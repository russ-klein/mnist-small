==> flow/design.v <==
`timescale 1ns/1ns
module uart_pl01x (
      input          CLOCK,
      input          RESETn,
      input  [11:2]  READ_ADDRESS,
      output [31:0]  READ_DATA,
      input          OE,
      input  [11:2]  WRITE_ADDRESS,
      input  [31:0]  WRITE_DATA,
      input          WE,
      input  [3:0]   BE,
      input          CTS,
      input          DSR,
      input          DCD,
      input          RI,
      output         RTS,
      output         DTR,
      output         OUT,
      input          RXD,
      output         TXD,
      input[7:0]     char_in_from_tbx,
      input          input_strobe,
      output[7:0]    char_out_to_tbx,
      output         output_strobe
    );
    parameter        wait_states = 3; 
    reg [7:0]        outgoing_byte;
    reg              out_strobe;
    wire [11:0]      addr;
    reg  [15:0]      reg_bank [1023:0];
    wire [7:0]       uartDIN;
    wire             uartOE;
    wire             uartBE;
    wire             uartPE;
    wire             uartFE;
    wire             uartRI;
    wire             uartTXFE;
    wire             uartRXFF;
    wire             uartTXFF;
    wire             uartRXFE;
    wire             uartBUSY;
    wire             uartDCD;
    wire             uartDSR;
    wire             uartCTS;
    wire             uartSPS;
    wire [1:0]       uartWLEN;
    wire             uartFEN;
    wire             uartSTP2;
    wire             uartEPS;
    wire             uartPEN;
    wire             uartBRK;
    wire             uartCTSEn;
    wire             uartRTSEn;
    wire             uartOut2;
    wire             uartOut1;
    wire             uartRTS;
    wire             uartDTR;
    wire             uartRXE;
    wire             uartTXE;
    wire             uartLBE;
    wire             uartSIRLP;
    wire             uartSIREN;
    wire             uartUARTEN;
    wire [2:0]       uartRXIFLSEL;
    wire [2:0]       uartTXIFLSEL;
    wire             uartOEIM;
    wire             uartBEIM;
    wire             uartPEIM;
    wire             uartFEIM;
    wire             uartRTIM;
    wire             uartTXIM;
    wire             uartRXIM;
    wire             uartDSRMIM;
    wire             uartDCDMIM;
    wire             uartCTSMEM;
    wire             uartRIMIM;
    wire             uartOERIS;
    wire             uartBERIS;
    wire             uartPERIS;
    wire             uartFERIS;
    wire             uartRTRIS;
    wire             uartTXRIS;
    wire             uartRXRIS;
    wire             uartDSRRMIS;
    wire             uartDCDRMIS;
    wire             uartCTSRMIS;
    wire             uartRIRMIS;
    wire             uartOEMIS;
    wire             uartBEMIS;
    wire             uartPEMIS;
    wire             uartFEMIS;
    wire             uartRTMIS;
    wire             uartTXMIS;
    wire             uartRXMIS;
    wire             uartDSRMMIS;
    wire             uartDCDMMIS;
    wire             uartCTSMMIS;
    wire             uartRIMMIS;
    wire             uartDMAONERR;
    wire             uartTXDMAE;
    wire             uartRXDMAE;
    reg [31:0]       data_out;
    reg              write_data = 1'b0;
    reg              write_ctrl = 1'b0;
    reg              sel_en = 1'b0;
    reg              pending_write = 1'b0;
    reg [9:0]        waddr;
    wire [7:0]       fifo_output;
    wire [7:0]       buffered_keyboard_input;
    wire             keyboard_data_ready;
    reg              keyclick_ack;
    reg              key_read;
    bus_fifo char_in_buffer (
        .CLK          (CLOCK),
        .RESET_N      (RESETn),
        .DATA_STROBE  (input_strobe),
        .DATA_IN      (char_in_from_tbx),
        .FULL         (open),
        .DATA_READY   (keyboard_data_ready),
        .DATA_OUT     (fifo_output),
        .DATA_ACK     (keyclick_ack)
    );
    assign buffered_keyboard_input = (keyboard_data_ready) ? fifo_output : 8'h00;
    assign char_out_to_tbx = outgoing_byte;
    assign output_strobe   = out_strobe;
    assign   uartDIN       = reg_bank[10'h000][7:0];
    assign   uartOE        = reg_bank[10'h000][11];
    assign   uartBE        = reg_bank[10'h000][10];
    assign   uartPE        = reg_bank[10'h000][9];
    assign   uartFE        = reg_bank[10'h000][8];
    assign   uartRI        = reg_bank[10'h006][8];
    assign   uartTXFE      = reg_bank[10'h006][7];
    assign   uartRXFF      = reg_bank[10'h006][6];
    assign   uartTXFF      = reg_bank[10'h006][5];
    assign   uartRXFE      = reg_bank[10'h006][4];
    assign   uartBUSY      = reg_bank[10'h006][3];
    assign   uartDCD       = reg_bank[10'h006][2];
    assign   uartDSR       = reg_bank[10'h006][1];
    assign   uartCTS       = reg_bank[10'h006][0];
    assign   uartSPS       = reg_bank[10'h00B][7];
    assign   uartWLEN      = reg_bank[10'h00B][6:5];
    assign   uartFEN       = reg_bank[10'h00B][4];
    assign   uartSTP2      = reg_bank[10'h00B][3];
    assign   uartEPS       = reg_bank[10'h00B][2];
    assign   uartPEN       = reg_bank[10'h00B][1];
    assign   uartBRK       = reg_bank[10'h00B][0];
    assign   uartCTSEn     = reg_bank[10'h00C][15];
    assign   uartRTSEn     = reg_bank[10'h00C][14];
    assign   uartOut2      = reg_bank[10'h00C][13];
    assign   uartOut1      = reg_bank[10'h00C][12];
    assign   uartRTS       = reg_bank[10'h00C][11];
    assign   uartDTR       = reg_bank[10'h00C][10];
    assign   uartRXE       = reg_bank[10'h00C][9];
    assign   uartTXE       = reg_bank[10'h00C][8];
    assign   uartLBE       = reg_bank[10'h00C][7];
    assign   uartSIRLP     = reg_bank[10'h00C][2];
    assign   uartSIREN     = reg_bank[10'h00C][1];
    assign   uartUARTEN    = reg_bank[10'h00C][0];
    assign   uartRXIFLSEL  = reg_bank[10'h00D][5:3];
    assign   uartTXIFLSEL  = reg_bank[10'h00D][2:0];
    assign   uartOEIM      = reg_bank[10'h00E][10];
    assign   uartBEIM      = reg_bank[10'h00E][9];
    assign   uartPEIM      = reg_bank[10'h00E][8];
    assign   uartFEIM      = reg_bank[10'h00E][7];
    assign   uartRTIM      = reg_bank[10'h00E][6];
    assign   uartTXIM      = reg_bank[10'h00E][5];
    assign   uartRXIM      = reg_bank[10'h00E][4];
    assign   uartDSRMIM    = reg_bank[10'h00E][3];
    assign   uartDCDMIM    = reg_bank[10'h00E][2];
    assign   uartCTSMEM    = reg_bank[10'h00E][1];
    assign   uartRIMIM     = reg_bank[10'h00E][0];
    assign   uartOERIS     = reg_bank[10'h00F][10];
    assign   uartBERIS     = reg_bank[10'h00F][9];
    assign   uartPERIS     = reg_bank[10'h00F][8];
    assign   uartFERIS     = reg_bank[10'h00F][7];
    assign   uartRTRIS     = reg_bank[10'h00F][6];
    assign   uartTXRIS     = reg_bank[10'h00F][5];
    assign   uartRXRIS     = reg_bank[10'h00F][4];
    assign   uartDSRRMIS   = reg_bank[10'h00F][3];
    assign   uartDCRDMIS   = reg_bank[10'h00F][2];
    assign   uartCTSRMIS   = reg_bank[10'h00F][1];
    assign   uartRIRMIS    = reg_bank[10'h00F][0];
    assign   uartOEMIS     = reg_bank[10'h010][10];
    assign   uartBEMIS     = reg_bank[10'h010][9];
    assign   uartPEMIS     = reg_bank[10'h010][8];
    assign   uartFEMIS     = reg_bank[10'h010][7];
    assign   uartRTMIS     = reg_bank[10'h010][6];
    assign   uartTXMIS     = reg_bank[10'h010][5];
    assign   uartRXMIS     = reg_bank[10'h010][4];
    assign   uartDSMRMIS   = reg_bank[10'h010][3];
    assign   uartDCMDMIS   = reg_bank[10'h010][2];
    assign   uartCTSMMIS   = reg_bank[10'h010][1];
    assign   uartRIMMIS    = reg_bank[10'h010][0];
    assign   uartDMAONERR  = reg_bank[10'h012][2];
    assign   uartTXDMAE    = reg_bank[10'h012][1];
    assign   uartRXDMAE    = reg_bank[10'h012][0];
    assign   uartMIS       = reg_bank[10'h00F] & reg_bank[10'h00E];
    assign   addr          = READ_ADDRESS;
    assign   waddr         = WRITE_ADDRESS;
    assign READ_DATA = data_out;
    assign data_out = (addr == 10'h000) ? buffered_keyboard_input : reg_bank[addr];
    always @(posedge CLOCK) begin
        if (!RESETn) begin  
            reg_bank[10'h000]    <= 8'h00; 
            reg_bank[10'h001]     <= 4'h0; 
            reg_bank[10'h006]      <= 9'b010010000;
            reg_bank[10'h008]    <= 8'h00;
            reg_bank[10'h009]    <= 16'h0000;
            reg_bank[10'h00A]    <= 6'b000000;
            reg_bank[10'h00B]   <= 8'h00;
            reg_bank[10'h00C]      <= 16'h0300;
            reg_bank[10'h00D]    <= 6'b010010;
            reg_bank[10'h00E]    <= 11'h000;
            reg_bank[10'h00F]     <= 11'h000;
            reg_bank[10'h012]   <= 3'b000;
            keyclick_ack  <= 1'b0;
            key_read      <= 1'b0;
        end else begin
           reg_bank[10'h006][4] <= !keyboard_data_ready;
           if (OE && addr == 10'h000) begin
               key_read <= 1'b1;
           end
           if (!OE) begin
               if (key_read == 1'b1) begin
                   keyclick_ack <= 1'b1;
                   key_read <= 1'b0;
               end
               if (keyclick_ack == 1'b1) begin
                   keyclick_ack <= 1'b0;
               end
           end
           if (out_strobe) out_strobe <= 1'b0;
           if (WE) begin
              case (waddr) 
                  10'h000 : begin 
                              outgoing_byte  <= WRITE_DATA;
                              out_strobe     <= 1'b1;
                            end
                  10'h001 : reg_bank[10'h001]    <= 4'h0;
                  10'h008 : reg_bank[10'h008]   <= WRITE_DATA;
                  10'h009 : reg_bank[10'h009]   <= WRITE_DATA;
                  10'h00A : reg_bank[10'h00A]   <= WRITE_DATA;
                  10'h00B : reg_bank[10'h00B]  <= WRITE_DATA;
                  10'h00C : reg_bank[10'h00C]     <= WRITE_DATA;
                  10'h00D : reg_bank[10'h00D]   <= WRITE_DATA;
                  10'h00E : reg_bank[10'h00E]   <= WRITE_DATA;
                  10'h011 : reg_bank[10'h00F]    <= reg_bank[10'h00F] & (~WRITE_DATA);
                  10'h012 : reg_bank[10'h012]  <= WRITE_DATA;
              endcase
           end 
        end
    end
endmodule
`timescale 1ns/1ns
module bus_fifo
    (
        CLK,
        RESET_N,
        DATA_STROBE,
        DATA_IN,
        DATA_READY,
        DATA_OUT,
        DATA_ACK,
        FULL
    );
    parameter width = 8;
    parameter depth = 8;
    input               CLK;
    input               RESET_N;
    input               DATA_STROBE;
    input  [width-1:0]  DATA_IN;
    output              DATA_READY;
    output [width-1:0]  DATA_OUT;
    input               DATA_ACK;
    output              FULL;
    reg    [width-1:0]  fifo_mem[(1<<depth)-1:0];
    reg    [depth-1:0]  input_pointer;
    reg    [depth-1:0]  output_pointer;
    wire                empty;
    wire   [depth:0]    input_pointer_plus_one;
    assign empty = (input_pointer == output_pointer) ? 1'b1 : 1'b0;
    assign FULL  = (input_pointer_plus_one == output_pointer) ? 1'b1 : 1'b0;
    assign DATA_READY = !empty;
    assign input_pointer_plus_one = input_pointer + 1;
    assign DATA_OUT = (empty) ? 0 : fifo_mem[output_pointer];
    always @(posedge CLK or negedge RESET_N) begin
        if (!RESET_N) begin 
            input_pointer <= 32'h00000000;
            output_pointer <= 32'h00000000;
        end else begin
            if (DATA_STROBE & !FULL) begin
                fifo_mem[input_pointer] <= DATA_IN;
                input_pointer <= input_pointer + 32'h00000001;
            end
            if (DATA_ACK & !empty) begin
                output_pointer <= output_pointer + 32'h00000001;
            end
        end
    end
endmodule
==> From RTL to reports: uart_pl01x <==
What the tools print for uart_pl01x, step after step.
Lines are those of the file above, counted from 1.
{ "inputs": {"design": "uart_pl01x", "clock": "CLOCK", "cell_library": "sky130hd", "lib_corner": "tt_025C_1v80"} }

==> Elaborated design <==
Source: Yosys, flattened and elaborated. Widths are those after wreduce. Registers that Yosys merges into a memory's read port (data or address) are not register bits. Print and check cells do not count.
{ "bits": {"regBits": 2220, "out_inout_bits": 45, "word_cells": 2109, "inputBits": 74} }
{ "classes": {"n_reduce_logical": 275, "mux": 12, "n_eq": 1544, "n_logic": 4, "n_addsub": 2} }
{ "ops": {"columns": ["op", "count"], "rows": [
  ["case mux 16 bit (select 1023 bit)", 1],
  ["== test 10 bit with constant B", 512],
  ["== test 10 x 9 -> 1 bit with constant B", 256],
  ["== test 8 bit with constant B", 256],
  ["case mux 8 bit (select 256 bit)", 1],
  ["== test 10 x 8 -> 1 bit with constant B", 128],
  ["== test 8 x 7 -> 1 bit with constant B", 128],
  ["AND reduction 3 bit", 257],
  ["== test 10 x 7 -> 1 bit with constant B", 64],
  ["== test 8 x 6 -> 1 bit with constant B", 64],
  ["== test 10 x 6 -> 1 bit with constant B", 32],
  ["== test 8 x 5 -> 1 bit with constant B", 32],
  ["== test 10 x 5 -> 1 bit with constant B", 18],
  ["== test 10 x 4 -> 1 bit with constant B", 15],
  ["== test 8 x 4 -> 1 bit with constant B", 16],
  ["== test 8 x 3 -> 1 bit with constant B", 8],
  ["== test 10 x 3 -> 1 bit with constant B", 4],
  ["== test 8 x 2 -> 1 bit with constant B", 4],
  ["== test 10 x 2 -> 1 bit with constant B", 2],
  ["logical NOT 10 bit", 2],
  ["AND reduction 2 bit", 9],
  ["AND 16 bit", 1],
  ["inverter 16 bit", 1],
  ["== test 8 x 1 -> 1 bit with constant B", 2],
  ["logical NOT 8 bit", 2],
  ["two-way mux 16 bit", 1],
  ["logical NOT 12 bit", 1],
  ["== test 10 x 1 -> 1 bit with constant B", 1]
]} }
Not listed: further kinds 10, cells in them 19.

==> Longest topological paths <==
Longest topological path by Yosys (ltp), each cell counted once; first at word level (registers and memories cut), then after technology mapping (sequential cells cut; the memories' decode and read muxes count).
{ "depth": {"word_depth": 6, "abc_area": 0, "depth_mapped": 15, "mapped_depth_nobuf": 11} }

==> Netlist <==
The flow's flattened synthesis, as Yosys stat reports it; memories are mapped. The netlist is that of the ABC_AREA named above (0 if unset); the other value can give another one.
Totals and module areas in this step are rounded.
{ "synth_totals": {"stdcells": 5515, "seq_area_um2": 65100, "synth_area_um2": 85800, "ff_cells": 2220} }
{ "by_type": {"columns": ["type", "count", "type_area_um2"], "rows": [
  ["sky130_fd_sc_hd__edfxtp_1", 2057, 6.18E+04],
  ["sky130_fd_sc_hd__a22oi_1", 583, 4.38E+03],
  ["sky130_fd_sc_hd__dfxtp_1", 147, 2.94E+03],
  ["sky130_fd_sc_hd__nor2_1", 477, 1.79E+03],
  ["sky130_fd_sc_hd__mux2i_1", 119, 1.19E+03],
  ["sky130_fd_sc_hd__o22ai_1", 189, 1.18E+03],
  ["sky130_fd_sc_hd__a32oi_1", 126, 1.1E+03],
  ["sky130_fd_sc_hd__a222oi_1", 109, 1.09E+03],
  ["sky130_fd_sc_hd__clkbuf_1", 280, 1.05E+03],
  ["sky130_fd_sc_hd__a22o_1", 108, 945.907],
  ["sky130_fd_sc_hd__nor2b_1", 124, 775.744],
  ["sky130_fd_sc_hd__nand2_1", 197, 739.459],
  ["sky130_fd_sc_hd__a221oi_1", 67, 586.813],
  ["sky130_fd_sc_hd__a21oi_1", 113, 565.542],
  ["sky130_fd_sc_hd__nand4_1", 79, 494.224],
  ["sky130_fd_sc_hd__nor4_1", 77, 481.712],
  ["sky130_fd_sc_hd__nand3_1", 86, 430.413],
  ["sky130_fd_sc_hd__dfrtp_1", 16, 400.384]
]} }
Other cell types: 58; their cells: 561.
The figures by module come from a second, unflattened synthesis with its own total; it is not the netlist above.
{ "unflattened": {"hier_cells": 5528, "area_unflattened_um2": 85900} }
Rows give one instance, submodules left out.
{ "modules": {"columns": ["module", "mod_area_um2", "instances", "seq_area_um2", "n_cells"], "rows": [
  ["bus_fifo", 79200, 1, 61900, 4767],
  ["uart_pl01x", 6750, 1, 3210, 761]
]} }

==> Path before layout <==
Source: OpenSTA report_checks on the synthesized netlist (no wires, ideal clock, input and output delay 20% of the period each), path of least setup slack; recovery checks are left aside. Register names are those of the netlist, which keeps one name where synthesis merged equal registers.
{ "synth_timing": {"path_kind": "register to output", "startpoint": "register char_in_buffer.output_pointer[1]", "endpoint": "output READ_DATA[2]", "setup_slack_ns": 1.438, "launch_ns": 0.000, "tclk_ns": 5.82, "n_path_buf": 2, "t_required_ns": 4.656, "delay_ns": 3.218, "arrival_time_ns": 3.218, "stages": 14, "period_less_setup_slack_ns": 4.382} }
"delay_ns" is the arrival time less input delay plus setup time.
At an output port there is no setup time.
"stages" counts driving pins, that of a launching flip-flop among them; a cell with two outputs on the path counts twice.
"period_less_setup_slack_ns" is the clock period less the worst setup slack; recovery checks do not enter. This is arithmetic on one report: input and output delays are still those of the set period (20% each).
The rows between start and end are the longest chain of elaborated cells between them; the timing report does not say that the signal goes this way. Where chains are equally long, one stands for them.
A line is the first line of the expression or statement that the cell stems from. Yosys adds cells for indexed reads and writes and turns some case tables into memories.
{ "synth_via": {"path_cell_list": "sky130_fd_sc_hd__dfrtp_1 sky130_fd_sc_hd__inv_1 sky130_fd_sc_hd__ha_1 sky130_fd_sc_hd__clkbuf_1 sky130_fd_sc_hd__or3b_2 sky130_fd_sc_hd__clkbuf_1 sky130_fd_sc_hd__nor2_1 sky130_fd_sc_hd__a22oi_1 sky130_fd_sc_hd__nand4_1 sky130_fd_sc_hd__or3_1 sky130_fd_sc_hd__nor4_1 sky130_fd_sc_hd__nand4_1 sky130_fd_sc_hd__or4_1 sky130_fd_sc_hd__a221o_1", "elab_chain_len": 4} }
{ "synth_lines": {"columns": ["element", "line_no", "rtl"], "rows": [
  ["from (decl)", 278, "reg    [depth-1:0]  output_pointer;"],
  ["from (assign)", 289, "output_pointer <= 32'h00000000;"],
  ["from (assign)", 296, "output_pointer <= output_pointer + 32'h00000001;"],
  ["== test 8 bit", 285, "assign DATA_OUT = (empty) ? 0 : fifo_mem[output_pointer];"],
  ["case mux 8 bit (select 256 bit)", 285, null],
  ["two-way mux 8 bit", 123, "assign buffered_keyboard_input = (keyboard_data_ready) ? fifo_output : 8'h00;"],
  ["two-way mux 16 bit", 201, "assign data_out = (addr == 10'h000) ? buffered_keyboard_input : reg_bank[addr];"],
  ["to (decl)", 6, "output [31:0]  READ_DATA,"]
]} }

==> Path in the finished layout <==
From the final timing report of record 1: the path of least setup slack in the routed layout; clock arrival at registers is part of the times.
{ "layout_timing": {"path_kind": "register to output", "startpoint": "register char_in_buffer.output_pointer[5]", "endpoint": "output READ_DATA[2]", "tclk_ns": 2.72, "stages": 17, "launch_ns": 0.97, "arrival_time_ns": 5.30, "t_required_ns": 2.18, "setup_slack_ns": -3.13, "n_path_buf": 7} }
The rows between start and end are the longest chain of elaborated cells between them; the timing report does not say that the signal goes this way. Where chains are equally long, one stands for them.
{ "layout_via": {"path_cell_list": "sky130_fd_sc_hd__dfrtp_2 sky130_fd_sc_hd__buf_6 sky130_fd_sc_hd__buf_4 sky130_fd_sc_hd__or4b_4 sky130_fd_sc_hd__buf_12 sky130_fd_sc_hd__buf_12 sky130_fd_sc_hd__buf_4 sky130_fd_sc_hd__nor2_4 sky130_fd_sc_hd__a22oi_2 sky130_fd_sc_hd__o21ai_1 sky130_fd_sc_hd__or3_4 sky130_fd_sc_hd__nor4_4 sky130_fd_sc_hd__buf_4 sky130_fd_sc_hd__nand4_1 sky130_fd_sc_hd__or4_4 sky130_fd_sc_hd__a221o_1 sky130_fd_sc_hd__buf_2", "elab_chain_len": 4} }
{ "layout_lines": {"columns": ["element", "line_no", "rtl"], "rows": [
  ["from (decl)", 278, "reg    [depth-1:0]  output_pointer;"],
  ["from (assign)", 289, "output_pointer <= 32'h00000000;"],
  ["from (assign)", 296, "output_pointer <= output_pointer + 32'h00000001;"],
  ["== test 8 bit", 285, "assign DATA_OUT = (empty) ? 0 : fifo_mem[output_pointer];"],
  ["case mux 8 bit (select 256 bit)", 285, null],
  ["two-way mux 8 bit", 123, "assign buffered_keyboard_input = (keyboard_data_ready) ? fifo_output : 8'h00;"],
  ["two-way mux 16 bit", 201, "assign data_out = (addr == 10'h000) ? buffered_keyboard_input : reg_bank[addr];"],
  ["to (decl)", 6, "output [31:0]  READ_DATA,"]
]} }

Ticket comment

Settings and measured results of 2 stored flow runs for module uart_pl01x (sky130hd), not sorted in any way. The constraints put input and output delay at 20% of the set period each and load the outputs with 0.01 pF.
"achieved_clock_period_ns" = clock period - worst setup slack. The figure is calculated, with input and output delays left at 20% of the set period.
"final_power_w" rests on the timing tool's default activity at the inputs, not on a simulated workload.
Values from the reports are rounded here.

Record 1
==> flow/run.sh <==
#!/bin/bash
# the make line also repeats the synthesis and layout settings of config.mk as NAME=value (left out here)
make -C /OpenROAD-flow-scripts/flow DESIGN_CONFIG=/design/flow/config.mk WORK_HOME=/design/flow/orfs CLKGATE_MAP_FILE= finish
==> flow/config.mk <==
export PLATFORM = sky130hd
export DESIGN_NAME = uart_pl01x
export DESIGN_NICKNAME = uart_pl01x
export VERILOG_FILES = /design/flow/design.v
export SDC_FILE = /design/flow/constraint.sdc
export NUM_CORES = 4
export LEC_CHECK = 0
export CAP_MARGIN = 20
export CORE_MARGIN = 2
export CORE_UTILIZATION = 40
export SLEW_MARGIN = 20
==> flow/constraint.sdc <==
create_clock -name core_clock -period 2.72 [get_ports {CLOCK}]
set_input_delay 0.5440 -clock core_clock [delete_from_list [all_inputs] [get_ports {CLOCK}]]
set_output_delay 0.5440 -clock core_clock [all_outputs]
set_load 0.01 [all_outputs]

==> results of record 1, as JSON <==
{
  "post_synth_area_um2": 85800,
  "achieved_clock_period_ns": 5.846,
  "final_power_w": 0.0754,
  "setup_worst_slack_ns": -3.13,
  "hold_ws_ns": 0.034,
  "layout_stdcell_area_um2": 123000,
  "die_footprint_um2": 218000,
  "util_pct": 57.9
}

Record 2
==> flow/run.sh <==
#!/bin/bash
# the make line also repeats the synthesis and layout settings of config.mk as NAME=value (left out here)
make -C /OpenROAD-flow-scripts/flow DESIGN_CONFIG=/design/flow/config.mk WORK_HOME=/design/flow/orfs CLKGATE_MAP_FILE= finish
==> flow/config.mk <==
export PLATFORM = sky130hd
export DESIGN_NAME = uart_pl01x
export DESIGN_NICKNAME = uart_pl01x
export VERILOG_FILES = /design/flow/design.v
export SDC_FILE = /design/flow/constraint.sdc
export NUM_CORES = 4
export LEC_CHECK = 0
export ABC_AREA = 0
export CAP_MARGIN = 25
export CELL_PAD_IN_SITES_GLOBAL_PLACEMENT = 0
export CORE_ASPECT_RATIO = 1.5
export CORE_MARGIN = 4
export CORE_UTILIZATION = 57
export CTS_CLUSTER_DIAMETER = 108
export CTS_CLUSTER_SIZE = 81
export GPL_ROUTABILITY_DRIVEN = 0
export GPL_TIMING_DRIVEN = 1
export PLACE_DENSITY_LB_ADDON = 0.22
export SETUP_SLACK_MARGIN = 0.63
export SLEW_MARGIN = 20
export TNS_END_PERCENT = 25
==> flow/constraint.sdc <==
create_clock -name core_clock -period 3.41 [get_ports {CLOCK}]
set_input_delay 0.6820 -clock core_clock [delete_from_list [all_inputs] [get_ports {CLOCK}]]
set_output_delay 0.6820 -clock core_clock [all_outputs]
set_load 0.01 [all_outputs]

==> results of record 2, as JSON <==
{
  "outcome": "no final report: routing broke off with GRT-0116"
}
