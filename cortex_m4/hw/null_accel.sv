==> flow/design.v <==
module cat_accel (
      input          clock,
      input          resetn,
      input  [1:0]   trans,
      input  [29:0]  address,
      input  [3:0]   bl,
      input          we,
      input          ce,
      input  [31:0]  write_data,
      output [31:0]  read_data,
      output [1:0]   resp,
      output         ready
  );
  parameter width         = 16;     
  parameter num_registers = 16;     
  reg [31:0]  register_bank[num_registers-1:0];
  reg [31:0]  rd_reg;
  reg [15:0]  write_address;
  reg [15:0]  read_address;
  reg         write_enable;
  reg         ready_out = 1'b1;
  reg         resp_out = 2'b00;    
  always @(posedge clock or negedge resetn) begin
    if (resetn == 1'b0) begin
      write_address <= 32'h00000000;
      write_enable  <= 1'b0;
    end else begin
      write_address <= address[15:0];
      write_enable  <= we & ce & trans[1];
    end
  end 
  assign ready     = ready_out;
  assign resp      = resp_out;
  assign read_data = rd_reg;
  assign read_address = address[15:0];
  always @(posedge clock or negedge resetn) begin
    if (resetn == 1'b0) begin
      rd_reg <= 32'h00000000;
    end else begin
      if (trans[1] & ce) begin
        rd_reg <= register_bank[read_address];
      end
    end
  end
  always @(posedge clock) begin
    if (resetn == 1'b1) begin
      if (write_enable) begin
        if (write_address < num_registers) begin
          register_bank[write_address] <= write_data;
        end
      end
    end 
  end
endmodule
From RTL to reports: cat_accel
Tool output for the design above, in the order of the flow.
Line numbers count from 1 in the design file above.
Library cell names are shortened.
The mark n/a stands for no value.
Design
  top: cat_accel
  clock port: clock
  library: sky130hd
  library corner: tt_025C_1v80

Elaborated design
Yosys after proc, flatten, opt, wreduce and memory -nomap, before mapping. Enables and synchronous resets that opt folds into registers are not counted as muxes. Print and check cells are not counted. Equal cells are merged and count once.
Memory sizes are those after Yosys's memory passes, which may raise the word count (mostly to a power of two), join words into wider ones and drop unused or constant bits.
Bit counts
  register bits after elaboration: 17
  bits in latches: 0
  memory bits (writable): 512
  bits in read-only memories: 0
  clocked read ports x word width: 32
  memory cells: 1
  input port bits: 72
  output and inout port bits: 35
Operators by class
  $add $sub $neg: 0
  $mul: 0
  div/mod/pow operators: 0
  order comparisons: 1
  eq/ne operators: 0
  shifts and indexed selects: 0
  multiplexer cells: 9
  bitwise logic cells: 3
  reduce/logical cells: 1
Memories
  register_bank: words 16, width 32, read ports 1, write ports 1, RTL line 16  | reg [31:0]  register_bank[num_registers-1:0];
Operator list (count)
  2-to-1 mux 32 bit: 3
  < comparator 16 x 5 -> 1 bit (second input constant): 1
  2-to-1 mux 4 bit: 3
  bitwise AND 1 bit: 3
  2-to-1 mux 1 bit: 3
  logical NOT 1 bit: 1

Longest topological paths
Yosys ltp: most cells in a row. Word level: on the elaborated netlist, between registers, memories and ports. Mapped: between sequential cells and ports; inverters and the memories' decode and read muxes count.
Depth
  depth after elaboration: 4
  ABC_AREA: 0
  mapped depth: 7
  gate-level depth less buffers: 4

Mapped cells and area
Yosys stat after the flow's synthesis: flattened, memories mapped to cells. It holds for the ABC_AREA given above (unset counts as 0); a run with the other value may have another netlist.
Cells by type
  edfxtp_1: count 512, area in all 1.54E+04 um^2
  mux2i_1: count 256, area in all 2.56E+03 um^2
  dfrtp_1: count 49, area in all 1.23E+03 um^2
  a22oi_1: count 74, area in all 555.533 um^2
  nand2_1: count 110, area in all 412.896 um^2
  nand3_1: count 76, area in all 380.365 um^2
  buf_4: count 28, area in all 210.202 um^2
  a21oi_1: count 32, area in all 160.154 um^2
  nand4_1: count 22, area in all 137.632 um^2
  clkbuf_1: count 18, area in all 67.565 um^2
  nor2_1: count 15, area in all 56.304 um^2
  buf_1: count 13, area in all 48.797 um^2
  buf_2: count 6, area in all 30.029 um^2
  nor4b_2: count 2, area in all 30.029 um^2
  nand3b_1: count 2, area in all 15.014 um^2
  nor3_1: count 3, area in all 15.014 um^2
  nand2b_1: count 2, area in all 12.512 um^2
  nor2b_1: count 2, area in all 12.512 um^2
Not listed: further types 9, cells in them 11.
Synthesis totals
  cell count: 1233
  cell area after synthesis: 21381.8 um^2
  flip-flops: 561
  buffer cells: 68

Path before layout
Path of least setup slack by OpenSTA after synthesis, without wires, with an ideal clock, recovery checks aside; 20% of the period is set as input and as output delay. Where synthesis merged equal registers, the netlist keeps one of their names.
Path after synthesis
  kind: input -> register
  from: input port resetn
  to: memory register_bank[8][0]
  clock period: 4.46 ns
  setup time: 0.461 ns
  arrival time: 3.651 ns
  slack: 0.348 ns
  path delay: 3.220 ns
  driving pins on the path: 4
  synthesis period reached: 4.112 ns
"path delay" = arrival - input delay + setup time.
"driving pins on the path" counts driving pins, that of a launching flip-flop among them; a cell with two outputs on the path counts twice.
"synthesis period reached" is the clock period less the worst setup slack; recovery checks do not enter. This is arithmetic on one report: input and output delays are still those of the set period (20% each).
The rows between start and end are the longest chain of elaborated cells between them; the timing report does not say that the signal goes this way. Where chains are equally long, one stands for them.
Each line given opens the expression or statement behind the cell; cells for indexed reads and writes are added by Yosys, which also makes memories of some case tables.
Only ways into the end's enable, where the timed path ends, are counted here.
Between the ends, after synthesis
  cells stage by stage: nor4b_2 -> and4_1 -> nand3b_1 -> nor3_1
  length of the longest elaborated chain: 1
  elaborated cells on any way between the ends: 2
  classes of those cells: mux: 2
RTL lines, path after synthesis
  from (decl): RTL line 3  | input          resetn,
  2-to-1 mux 4 bit: RTL line 46  | if (resetn == 1'b1) begin
  to (decl): RTL line 16  | reg [31:0]  register_bank[num_registers-1:0];

Path in the finished layout
Path of least setup slack in the final report of run 1 (OpenROAD, finished layout, wires in). Where an end is a register, its clock arrival counts in the times.
Path after layout
  kind: input -> register
  from: input port resetn
  to: memory register_bank[14][7]
  clock period: 2.97 ns
  setup time: 0.36 ns
  arrival time: 2.83 ns
  slack: 0.33 ns
  driving pins on the path: 7
The rows between start and end are the longest chain of elaborated cells between them; the timing report does not say that the signal goes this way. Where chains are equally long, one stands for them.
Only ways into the end's enable, where the timed path ends, are counted here.
Between the ends, after layout
  cells stage by stage: dlygate4sd3_1 -> buf_2 -> nor4b_2 -> and4_1 -> nand3_1 -> nor2_4 -> buf_4
  length of the longest elaborated chain: 1
  elaborated cells on any way between the ends: 2
  classes of those cells: mux: 2
RTL lines, path after layout
  from (decl): RTL line 3  | input          resetn,
  2-to-1 mux 4 bit: RTL line 46  | if (resetn == 1'b1) begin
  to (decl): RTL line 16  | reg [31:0]  register_bank[num_registers-1:0];

Lab notebook: cat_accel

Record of 2 stored runs of the RTL-to-layout flow on cat_accel, platform sky130hd. The runs are unordered. Constraints: input delay and output delay 20% of the set period each, output load 0.01 pF.
"achieved clock period" is the run's clock period less its worst setup slack. It is reckoned from that one timing run; input and output delays stay at 20% of the period that was set.
[run 1] settings: period_ns=2.97, CORE_UTILIZATION=68, PLACE_DENSITY_LB_ADDON=0.3, HOLD_SLACK_MARGIN=0.2, CELL_PAD_IN_SITES_GLOBAL_PLACEMENT=1, CELL_PAD_IN_SITES_DETAIL_PLACEMENT=0, GPL_TIMING_DRIVEN=1, CTS_CLUSTER_SIZE=59, CAP_MARGIN=40, MAX_ROUTING_LAYER=met5, CORE_MARGIN=2, SLEW_MARGIN=20
[run 1] result: chip area after synthesis (Yosys) 21381.8 um^2, die area 32878.8 um^2, standard-cell area of the final layout 24850.1 um^2, utilization 80.8 %, worst setup slack after layout 0.334 ns, worst hold slack 0.287 ns, achieved clock period 2.636 ns
[run 2] settings: period_ns=8.03, CORE_UTILIZATION=52, SETUP_SLACK_MARGIN=-0.53, CORE_ASPECT_RATIO=1.2, TNS_END_PERCENT=40, CAP_MARGIN=10, SLEW_MARGIN=10, CORE_MARGIN=2
[run 2] result: chip area after synthesis (Yosys) 21381.8 um^2, die area 42763.4 um^2, standard-cell area of the final layout 24760.0 um^2, utilization 60.9 %, worst setup slack after layout 3.683 ns, worst hold slack 0.474 ns, achieved clock period 4.347 ns
